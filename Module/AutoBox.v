==> flow/design.v <==
`timescale 1ns / 1ps
module AutoBox(
				input clk,
				input reset,
				input [31:0] pcin,
				input control,
				input add_push,
				output reg [31:0] pcout
    );
	reg [31:0] last;
	reg change;
	always @(posedge clk)
	begin
		if(reset)
		begin
			change <=1;
			last <= 0;
			pcout <= 0;
		end
		case(control)
		1'b0:				 
		begin
			if(change&&add_push)
			begin
				change<=0;
				pcout <= pcin;
				last <= pcin;
			end
			else if((!change)&&(!add_push))
			begin
				change <=1;
				pcout <= last;
			end
		end
		1'b1:				 
		begin
			pcout <= pcin;
		end
		endcase
	end
endmodule
# From RTL to reports: AutoBox
# What the tools print for AutoBox, step after step.
# Line numbers count from 1 in the design file above.
# Operators: Yosys type, input widths -> output width; for muxes data width and select width s.
# The mark - stands for no value.
# setup
top_module	AutoBox
clk_port	clk
library	sky130hd
corner	tt_025C_1v80

# Word level
# Source: Yosys, flattened and elaborated, memories not mapped. Widths are those after wreduce; folded enables and synchronous resets count as part of the registers. Registers that Yosys merges into a memory's read port (data or address) are not register bits. Print and check cells do not count. Equal cells are merged and count once.
# word_totals
register_bits	65
out_inout_bits	32
word_cells	19
# op_classes
mux	11
logic	1
reduce_and_logical	4
# ops
operator	count
$mux 32	6
$pmux 32 s2	1
$mux 1	4
$logic_and 1x1->1	2
$logic_not 1->1	2
$not 1->1	1

# Depth
# Depth = most cells in a row (Yosys ltp): at word level without a register or memory, in the mapped netlist without a sequential cell, where the memories' decode and read muxes count.
# logic_depth
ltp_word	5
abc_area	1
mapped_depth	7

# Synthesis result
# Source: synth_stat.txt of the flow (Yosys; design flattened, memories mapped). It holds for the ABC_AREA given above (unset counts as 0); a run with the other value may have another netlist.
# synth_totals
mapped_cells	423
mapped_area_um2	2772.7
seq_area_um2	1301.2
ffs	65
buf_cells	26
# types
cell	count	type_area_um2
sky130_fd_sc_hd__dfxtp_1	65	1.3E+03
sky130_fd_sc_hd__nand2_1	227	852.067
sky130_fd_sc_hd__nand3_1	32	160.154
sky130_fd_sc_hd__inv_1	37	138.883
sky130_fd_sc_hd__o21ai_0	25	125.12
sky130_fd_sc_hd__buf_2	20	100.096
sky130_fd_sc_hd__o21ai_1	7	35.034
sky130_fd_sc_hd__buf_4	4	30.029
sky130_fd_sc_hd__a21oi_2	1	8.758
sky130_fd_sc_hd__clkbuf_1	2	7.507
sky130_fd_sc_hd__nor2_1	2	7.507
sky130_fd_sc_hd__a31oi_1	1	6.256

# Path before layout
# Path of least setup slack by OpenSTA after synthesis, without wires, with an ideal clock, recovery checks aside; 20% of the period is set as input and as output delay. Where synthesis merged equal registers, the netlist keeps one of their names.
# synth_path
path_type	reg2reg
startpoint	register change
endpoint	register last[10]
tclk_ps	1550
setup_ps	121
t_arrival_ps	916
path_slack_ps	513
delay_ps	1037
driving_pins	6
synth_period_reached_ps	1037
# "delay_ps" is the arrival time less input delay plus setup time.
# "driving_pins" counts driving pins, that of a launching flip-flop among them; a cell with two outputs on the path counts twice.
# "synth_period_reached_ps" is the clock period less the worst setup slack; recovery checks do not enter. This is arithmetic on one report: input and output delays are still those of the set period (20% each).
# Between the ends stands the longest chain of elaborated cells between them, by number of cells; it is not shown to be the way that was timed. Of several equally long chains one is given.
# Each line given opens the expression or statement behind the cell; cells for indexed reads and writes are added by Yosys, which also makes memories of some case tables.
# A register here has more assigning lines than the two given.
# synth_between
path_cell_list	sky130_fd_sc_hd__dfxtp_1 sky130_fd_sc_hd__nand2_1 sky130_fd_sc_hd__nor2_1 sky130_fd_sc_hd__buf_4 sky130_fd_sc_hd__buf_2 sky130_fd_sc_hd__o21ai_0
elab_chain_cells	3
# synth_rtl
element	line	rtl
from (decl)	11	reg change;
from (assign)	16	change <=1;
from (assign)	25	change<=0;
$logic_and 1x1->1	23	if(change&&add_push)
$mux 32	23
$mux 32	20	case(control)
to (assign)	17	last <= 0;
to (assign)	27	last <= pcin;
to (decl)	10	reg [31:0] last;

# Worst path after layout
# Path of least setup slack in the final report of flow run 1 (OpenROAD, finished layout, wires in). Where an end is a register, its clock arrival counts in the times.
# The path's times are printed in steps of 10 ps; the period is the one set.
# layout_path
path_type	reg2reg
startpoint	register change
endpoint	register last[8]
tclk_ps	1320
setup_ps	110
t_arrival_ps	1300
path_slack_ps	220
driving_pins	6
# Between the ends stands the longest chain of elaborated cells between them, by number of cells; it is not shown to be the way that was timed. Of several equally long chains one is given.
# A register here has more assigning lines than the two given.
# layout_between
path_cell_list	sky130_fd_sc_hd__dfxtp_4 sky130_fd_sc_hd__nand2_4 sky130_fd_sc_hd__nor2_4 sky130_fd_sc_hd__buf_12 sky130_fd_sc_hd__clkbuf_16 sky130_fd_sc_hd__o21ai_0
elab_chain_cells	3
# layout_rtl
element	line	rtl
from (decl)	11	reg change;
from (assign)	16	change <=1;
from (assign)	25	change<=0;
$logic_and 1x1->1	23	if(change&&add_push)
$mux 32	23
$mux 32	20	case(control)
to (assign)	17	last <= 0;
to (assign)	27	last <= pcin;
to (decl)	10	reg [31:0] last;

# AutoBox through Yosys and OpenROAD on sky130hd: 2 stored runs, unordered, with their settings and measured results. The constraints put input and output delay at 20% of the set period each and load the outputs with 0.01 pF.
# "clock_period_reached_ps" = clock period - worst setup slack. The figure is calculated, with input and output delays left at 20% of the set period.
# "critical_path_time_ps" = time allowed to the worst setup path (clock period - input delay - output delay, where it has them) - its slack; a late launch clock adds to it, a late capture clock takes from it.
# "power_mw" is the tool's figure for a default switching activity; nothing was simulated.
# "critical_path_time_ps" is given in steps of 10 ps.
# Settings: n/a = not set for that run.
stored run	period_ns	CORE_UTILIZATION	SETUP_SLACK_MARGIN	PLACE_DENSITY_LB_ADDON	CORE_ASPECT_RATIO	TNS_END_PERCENT	ABC_AREA	CAP_MARGIN	SLEW_MARGIN	MIN_ROUTING_LAYER	CORE_MARGIN	GPL_TIMING_DRIVEN	CTS_CLUSTER_SIZE	CTS_CLUSTER_DIAMETER	power_mw	layout_stdcell_area_um2	clock_period_reached_ps	synthArea_um2	setup_worst_slack_ps	fin_tns_ps	ws_hold_ps	finish.utilization_pct	critical_path_time_ps	critical_path_type	die_footprint_um2
flow run 1	1.32	30	0.4	0.23	1.27	25	1	20	15	met1	2	n/a	n/a	n/a	5.819	4350.4	1096	2772.7	224	0	466	48.5	1100	reg2reg	10032.5
flow run 2	0.993	20	n/a	0.01	0.55	n/a	1	40	35	met1	2	0	72	181	8.259	4828.4	1142	2772.7	-149	-6331	447	36.2	1140	reg2reg	14863.7
